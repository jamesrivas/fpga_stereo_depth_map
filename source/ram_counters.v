==> flow/design.v <==
module
	comm_fpga(
		input  wire      fx2Clk_in,        
		output reg       fx2FifoSel_out,   
		inout  wire[7:0] fx2Data_io,       
		output wire      fx2Read_out,      
		input  wire      fx2GotData_in,    
		output wire      fx2Write_out,     
		input  wire      fx2GotRoom_in,    
		output reg       fx2PktEnd_out,    
		output wire[6:0] chanAddr_out,      
		input  wire[7:0] chanData_in,       
		output reg       chanRead_out,      
		input  wire      chanGotData_in,    
		output wire[7:0] chanData_out,      
		output reg       chanWrite_out,     
		input  wire      chanGotRoom_in     
	);
	localparam[3:0] S_IDLE                    = 4'h0;
	localparam[3:0] S_GET_COUNT0              = 4'h1;
	localparam[3:0] S_GET_COUNT1              = 4'h2;
	localparam[3:0] S_GET_COUNT2              = 4'h3;
	localparam[3:0] S_GET_COUNT3              = 4'h4;
	localparam[3:0] S_BEGIN_WRITE             = 4'h5;
	localparam[3:0] S_WRITE                   = 4'h6;
	localparam[3:0] S_END_WRITE_ALIGNED       = 4'h7;
	localparam[3:0] S_END_WRITE_NONALIGNED    = 4'h8;
	localparam[3:0] S_READ                    = 4'h9;
	localparam[1:0] FIFO_READ                 = 2'b10;     
	localparam[1:0] FIFO_WRITE                = 2'b01;     
	localparam[1:0] FIFO_NOP                  = 2'b11;     
	localparam      OUT_FIFO                  = 2'b0;      
	localparam      IN_FIFO                   = 2'b1;      
	reg[3:0]        state_next, state         = S_IDLE;
	reg[1:0]        fifoOp                    = FIFO_NOP;
	reg[31:0]       count_next, count         = 32'h0;     
	reg[6:0]        addr_next, addr           = 7'h00;     
	reg             isWrite_next, isWrite     = 1'b0;      
	reg             isAligned_next, isAligned = 1'b0;      
	reg[7:0]        dataOut;                               
	reg             driveBus;                              
	always @(posedge fx2Clk_in)
	begin
		state <= state_next;
		count <= count_next;
		addr <= addr_next;
		isWrite <= isWrite_next;
		isAligned <= isAligned_next;
	end
	always @*
	begin
		state_next = state;
		count_next = count;
		addr_next = addr;
		isWrite_next = isWrite;        
		isAligned_next = isAligned;    
		dataOut = 8'h00;
		driveBus = 1'b0;               
		fifoOp = FIFO_READ;            
		fx2PktEnd_out = 1'b1;          
		chanRead_out = 1'b0;
		chanWrite_out = 1'b0;
		case ( state )
			S_GET_COUNT0:
				begin
					fx2FifoSel_out = OUT_FIFO;   
					if ( fx2GotData_in == 1'b1 )
						begin
							count_next[31:24] = fx2Data_io;
							state_next = S_GET_COUNT1;
						end
				end
			S_GET_COUNT1:
				begin
					fx2FifoSel_out = OUT_FIFO;   
					if ( fx2GotData_in == 1'b1 )
						begin
							count_next[23:16] = fx2Data_io;
							state_next = S_GET_COUNT2;
						end
				end
			S_GET_COUNT2:
				begin
					fx2FifoSel_out = OUT_FIFO;   
					if ( fx2GotData_in == 1'b1 )
						begin
							count_next[15:8] = fx2Data_io;
							state_next = S_GET_COUNT3;
						end
				end
			S_GET_COUNT3:
				begin
					fx2FifoSel_out = OUT_FIFO;   
					if ( fx2GotData_in == 1'b1 )
						begin
							count_next[7:0] = fx2Data_io;
							if ( isWrite == 1'b1 )
								state_next = S_BEGIN_WRITE;
							else
								state_next = S_READ;
						end
				end
			S_BEGIN_WRITE:
				begin
					fx2FifoSel_out = IN_FIFO;    
					fifoOp = FIFO_NOP;
					if ( count[8:0] == 9'b000000000 )
						isAligned_next = 1'b1;
					else
						isAligned_next = 1'b0;
					state_next = S_WRITE;
				end
			S_WRITE:
				begin
					fx2FifoSel_out = IN_FIFO;    
					if ( fx2GotRoom_in == 1'b1 && chanGotData_in == 1'b1 )
						begin
							fifoOp = FIFO_WRITE;
							dataOut = chanData_in;
							driveBus = 1'b1;
							chanRead_out = 1'b1;
							count_next = count - 1;
							if ( count == 32'h1 )
								begin
									if ( isAligned == 1'b1 )
										state_next = S_END_WRITE_ALIGNED;   
									else
										state_next = S_END_WRITE_NONALIGNED;   
								end
						end
					else
						fifoOp = FIFO_NOP;
				end
			S_END_WRITE_ALIGNED:
				begin
					fx2FifoSel_out = IN_FIFO;    
					fifoOp = FIFO_NOP;
					state_next = S_IDLE;
				end
			S_END_WRITE_NONALIGNED:
				begin
					fx2FifoSel_out = IN_FIFO;    
					fifoOp = FIFO_NOP;
					fx2PktEnd_out = 1'b0;        
					state_next = S_IDLE;
				end
			S_READ:
				begin
					fx2FifoSel_out = OUT_FIFO;   
					if ( fx2GotData_in == 1'b1 && chanGotRoom_in == 1'b1 )
						begin
							chanWrite_out = 1'b1;
							count_next = count - 1;
							if ( count == 32'h1 )
								state_next = S_IDLE;
						end
					else
						fifoOp = FIFO_NOP;
				end
			default:
				begin
					fx2FifoSel_out = OUT_FIFO;   
					if ( fx2GotData_in == 1'b1 )
						begin
							addr_next = fx2Data_io[6:0];
							isWrite_next = fx2Data_io[7];
							state_next = S_GET_COUNT0;
						end
				end
		endcase
	end
	assign fx2Read_out = fifoOp[0];
	assign fx2Write_out = fifoOp[1];
	assign chanAddr_out = addr;
	assign chanData_out = fx2Data_io;
	assign fx2Data_io = driveBus ? dataOut : 8'hZZ;
endmodule
`timescale 1ns / 1ps
module left_counter(
   	input wire rea,
		input wire clock,
		output reg read_enable,
		output reg [9:0] addrb
    );
	reg [4:0] cycle;
	reg [9:0] count; 
	reg running;
	initial
	begin
		cycle <= 0;
		count <= 1;
		addrb <= 0;
		running <= 0;
		read_enable <= 0;
	end
	always @(posedge clock)
	begin
		if (running == 0)
		begin
			if (rea==1)
			begin
				running <= 1;
				read_enable <= 1;
			end
		end
		else
		begin
			if (cycle == 16)
			begin
				cycle <= 0;
				count <= 1;
				addrb <= 0;
				running <= 0;
				read_enable <= 0;
			end
			else
			begin			
				if (count == 643)
				begin
					addrb <= count;
					cycle <= cycle+1'b1;
					count <= 0;
				end
				else
				begin
					addrb <= count;
					count <= count+1'b1;				
				end
			end
		end
	end
endmodule
`timescale 1ns / 1ps
module ram_counters(
   input wire clock,
	input wire reset_n,
	input wire read_start,  
	output wire read_enable,
	output reg [9:0] address_left_1,   
	output reg [9:0] address_right_1,  
	output reg [9:0] address_right_2,  
	output reg [9:0] address_right_3,  
	output reg [9:0] address_right_4   
    );
	wire [9:0] address_left;
	wire [9:0] address_right;
	initial
	begin
		address_left_1  <= 0;
		address_right_1 <= 0;
		address_right_2 <= 1;
		address_right_3 <= 2;
		address_right_4 <= 3;
	end
	left_counter l_count (
		.rea				(read_start), 
		.clock			(clock),
		.read_enable	(read_enable),
		.addrb			(address_left)
	);
	right_counter r_count (
		.rea		(read_start), 
		.clock	(clock),
		.addrb	(address_right)
	);
	always @(address_left, address_right, reset_n)
	begin
		if(~reset_n)
		begin
			address_left_1  <= 0;
			address_right_1 <= 0;
			address_right_2 <= 1;
			address_right_3 <= 2;
			address_right_4 <= 3;
		end
		else
		begin
			address_left_1  <= address_left;
			address_right_1 <= address_right;
			address_right_2 <= address_right+2'b01;
			address_right_3 <= address_right+2'b10;
			address_right_4 <= address_right+2'b11;
		end
	end
endmodule
`timescale 1ns / 1ps
module right_counter(
		input wire rea,
		input wire clock,
		output reg [9:0] addrb
    );
	reg [4:0] cycle;
	reg [9:0] count; 
	reg running;
	initial
	begin
		cycle <= 0;
		count <= 1;
		addrb <= 0;
		running <= 0;
	end
	always @(posedge clock)
	begin
		if (running == 0)
		begin
			if (rea == 1)
			begin
				running <= 1;
			end
		end
		else
		begin
			if (cycle == 16)
			begin
				cycle <= 0;
				count <= 1;
				addrb <= 0;
				running <= 0;
			end
			else
			begin
				if (count == 643+cycle*3'b100)
				begin
					addrb <= count;
					cycle <= cycle+1'b1;
					count <= (cycle+1'b1)*3'b100;
				end
				else
				begin
					addrb <= count;
					count <= count+1'b1;
				end
			end
		end
	end
endmodule
-- Step by step through the tools: ram_counters
What the tools print for ram_counters, step after step.
Lines are those of the file above, counted from 1.
The mark -- stands for no value.
- top module: ram_counters
- clock: clock
- cell library: sky130hd
- corner: tt_025C_1v80

-- Word level
Yosys after proc, flatten, opt, wreduce and memory -nomap, before mapping. Memory bits, and registers merged into a memory's read port (data or address), are not among the register bits. Print and check cells are not counted.
- noted $add $sub $neg: 9
- equal/unequal tests: 5
- mux-type cells at 17
- reduce/logical cells at 8
- operator list (kind ; count):
    2-to-1 mux 10 bit ; 6
    == test 10 x 32 -> 1 bit ; 1
    adder 10 x 1 -> 10 bit (second input constant) ; 3
    adder 10 x 2 -> 10 bit (second input constant) ; 2
    adder 10 x 7 -> 11 bit (first input constant) ; 1
    == test 10 bit (second input constant) ; 1
    adder 5 x 1 -> 5 bit (second input constant) ; 2
    == test 5 bit (second input constant) ; 2
    2-to-1 mux 5 bit ; 2
    2-to-1 mux 1 bit ; 9
    AND reduction 2 bit ; 3
    nonzero test 2 bit ; 3
    adder 5 x 1 -> 6 bit (second input constant) ; 1
    OR reduction 2 bit ; 2
    inequality test 2 bit (second input constant) ; 1
- noted register bits: 53
- output and inout port bits at 51

-- Longest topological paths
Depth = most cells in a row (Yosys ltp): at word level without a register or memory, in the mapped netlist without a sequential cell, where the memories' decode and read muxes count.
- word-level depth at 4
- noted ABC_AREA: 0
- gate-level depth with buffers at 7

-- After synthesis
The flow's flattened synthesis, as Yosys stat reports it; memories are mapped. The netlist is that of the ABC_AREA named above (0 if unset); the other value can give another one.
- standard cells after synthesis at 321
- mapped area: 3319.4 um^2
- area of sequential cells: 1571.5 um^2
- mapped flip-flops at 53
- noted buffers: 19
- cell types (type ; count ; total area (um^2)):
    sky130_fd_sc_hd__edfxtp_1 ; 51 ; 1.53E+03
    sky130_fd_sc_hd__and2_1 ; 44 ; 275.264
    sky130_fd_sc_hd__xor2_1 ; 21 ; 183.926
    sky130_fd_sc_hd__xnor2_1 ; 19 ; 166.41
    sky130_fd_sc_hd__ha_1 ; 10 ; 125.12
    sky130_fd_sc_hd__nor2b_1 ; 15 ; 93.84
    sky130_fd_sc_hd__nand3_1 ; 17 ; 85.082
    sky130_fd_sc_hd__nor2_1 ; 21 ; 78.826
    sky130_fd_sc_hd__a21boi_0 ; 8 ; 60.058
    sky130_fd_sc_hd__nand2_1 ; 14 ; 52.55
    sky130_fd_sc_hd__or3_1 ; 8 ; 50.048
    sky130_fd_sc_hd__a21oi_1 ; 9 ; 45.043
    sky130_fd_sc_hd__inv_1 ; 12 ; 45.043
    sky130_fd_sc_hd__nand4_1 ; 7 ; 43.792
    sky130_fd_sc_hd__buf_2 ; 8 ; 40.038
    sky130_fd_sc_hd__dfxtp_1 ; 2 ; 40.038
    sky130_fd_sc_hd__nor3_1 ; 8 ; 40.038
    sky130_fd_sc_hd__o21ai_0 ; 8 ; 40.038
Not listed: further types 23, cells in them 39.
By module: a second synthesis without flattening, with its own total; a netlist apart from the flattened one above.
- noted cells (unflattened synthesis): 316
- noted area (unflattened synthesis): 3276.9 um^2
Each row is one instance without its submodules.
- modules (module ; times used ; cells ; area (um^2) ; seq. area (um^2)):
    right_counter ; 1 ; 102 ; 1306.3 ; 770.7
    left_counter ; 1 ; 100 ; 1270.0 ; 800.8
    ram_counters ; 1 ; 114 ; 700.7 ; 0.0

-- Worst setup path after synthesis
Path of least setup slack by OpenSTA after synthesis, without wires, with an ideal clock, recovery checks aside; 20% of the period is set as input and as output delay. Where synthesis merged equal registers, the netlist keeps one of their names.
- path kind: register -> register
- from: register l_count.cycle[0]
- to: register l_count.cycle[0]
- clock period: 1.75 ns
- time at the first pin at 0.000 ns
- data arrival time: 1.565 ns
- noted setup slack: -0.131 ns
- delay of the path: 1.880 ns
- stages: 8
- buffers on the path at 1
- synthesis period reached: 1.881 ns
"delay of the path" = arrival - input delay + setup time.
"stages" counts driving pins, that of a launching flip-flop among them; a cell with two outputs on the path counts twice.
"synthesis period reached" is the clock period less the worst setup slack; recovery checks do not enter. This is arithmetic on one report: input and output delays are still those of the set period (20% each).
Between the ends stands the longest chain of elaborated cells between them, by number of cells; it is not shown to be the way that was timed. Of several equally long chains one is given.
Each line given opens the expression or statement behind the cell; cells for indexed reads and writes are added by Yosys, which also makes memories of some case tables.
The path ends at the enable pin of a flip-flop; only ways to that pin are counted.
- cells stage by stage: sky130_fd_sc_hd__edfxtp_1 -> sky130_fd_sc_hd__inv_1 -> sky130_fd_sc_hd__ha_1 -> sky130_fd_sc_hd__nand2b_1 -> sky130_fd_sc_hd__nor3b_2 -> sky130_fd_sc_hd__or2_2 -> sky130_fd_sc_hd__buf_4 -> sky130_fd_sc_hd__and2_1
- length of the longest elaborated chain: 3
- RTL lines, path post-synthesis (what ; RTL line ; source):
    start: declaration ; 185 ; reg [4:0] cycle;
    start: assignment ; 210 ; cycle <= 0;
    start: assignment ; 221 ; cycle <= cycle+1'b1;
    == test 5 bit ; 208 ; if (cycle == 16)
    nonzero test 2 bit ; -- ;
    AND reduction 2 bit ; -- ;
    end: assignment ; 210 ;
    end: assignment ; 221 ;
    end: declaration ; 185 ;

-- Path in the finished layout
From the final timing report of run A: the path of least setup slack in the routed layout; clock arrival at registers is part of the times.
- path kind: register -> output
- from: register r_count.addrb[2]
- to: output address_right_2[9]
- clock period: 4.18 ns
- external output delay: 0.84 ns
- time at the first pin at 0.30 ns
- data arrival time: 2.54 ns
- noted setup slack: 0.80 ns
- stages: 6
- buffers on the path at 1
Between the ends stands the longest chain of elaborated cells between them, by number of cells; it is not shown to be the way that was timed. Of several equally long chains one is given.
A register here has more assigning lines than the two given.
- cells stage by stage: sky130_fd_sc_hd__edfxtp_1 -> sky130_fd_sc_hd__ha_1 -> sky130_fd_sc_hd__nand4_1 -> sky130_fd_sc_hd__or3_1 -> sky130_fd_sc_hd__a21boi_0 -> sky130_fd_sc_hd__clkdlybuf4s50_1
- length of the longest elaborated chain: 2
- RTL lines, path post-layout (what ; RTL line ; source):
    start: declaration ; 290 ; output reg [9:0] addrb
    start: assignment ; 324 ; addrb <= count;
    start: assignment ; 330 ; addrb <= count;
    adder 10 x 1 -> 10 bit ; 280 ; address_right_2 <= address_right+2'b01;
    2-to-1 mux 10 bit ; 268 ; if(~reset_n)
    end: declaration ; 241 ; output reg [9:0] address_right_2,

Below are 2 stored runs of the flow (Yosys, OpenROAD; platform sky130hd) on ram_counters, each with its settings and what was measured, unordered. Constraints: input delay and output delay 20% of the set period each, output load 0.01 pF.
"clock period achieved" is the run's clock period less its worst setup slack. It is reckoned from that one timing run; input and output delays stay at 20% of the period that was set.
By "time on the worst setup path" is meant the share of the clock period that the worst setup path is allowed (20% is reserved at inputs, 20% at outputs), minus its slack. Clock arrival times at its registers enter into it.
"total power after layout" is the tool's figure for a default switching activity; nothing was simulated.

Run A
Settings were period_ns = 4.18; CORE_UTILIZATION = 48; PLACE_DENSITY_LB_ADDON = 0.22; CELL_PAD_IN_SITES_GLOBAL_PLACEMENT = 2; TNS_END_PERCENT = 20; CTS_CLUSTER_SIZE = 72; MAX_ROUTING_LAYER = met4; CAP_MARGIN = 20; CORE_MARGIN = 2; SLEW_MARGIN = 20
- netlist area reported by Yosys: 3319.4 um^2
- overall die area at 7596.9 um^2
- noted the standard-cell area after routing: 3942.5 um^2
- utilization at 58.4 %
- setup slack of the worst path: 0.801 ns
- total negative slack on setup checks: 0.000 ns
- noted the final worst hold slack: 0.632 ns
- total power after layout: 2.087 mW
- clock period achieved at 3.379 ns
- time on the worst setup path at 2.54 ns
- kind of the worst setup path: register -> output

Run B
Settings were period_ns = 1.45; CORE_UTILIZATION = 39; SETUP_SLACK_MARGIN = 0.38; PLACE_DENSITY = 0.62; CORE_MARGIN = 8; TNS_END_PERCENT = 85; ABC_AREA = 0; CTS_CLUSTER_SIZE = 60; CTS_CLUSTER_DIAMETER = 318; MAX_ROUTING_LAYER = met4; CAP_MARGIN = 20; SLEW_MARGIN = 20
- netlist area reported by Yosys: 3319.4 um^2
- overall die area at 11719.1 um^2
- noted the standard-cell area after routing: 5664.2 um^2
- utilization at 68.9 %
- setup slack of the worst path: -0.714 ns
- total negative slack on setup checks: -21.703 ns
- noted the final worst hold slack: 0.509 ns
- total power after layout: 8.590 mW
- clock period achieved at 2.164 ns
- time on the worst setup path at 1.87 ns
- kind of the worst setup path: register -> output
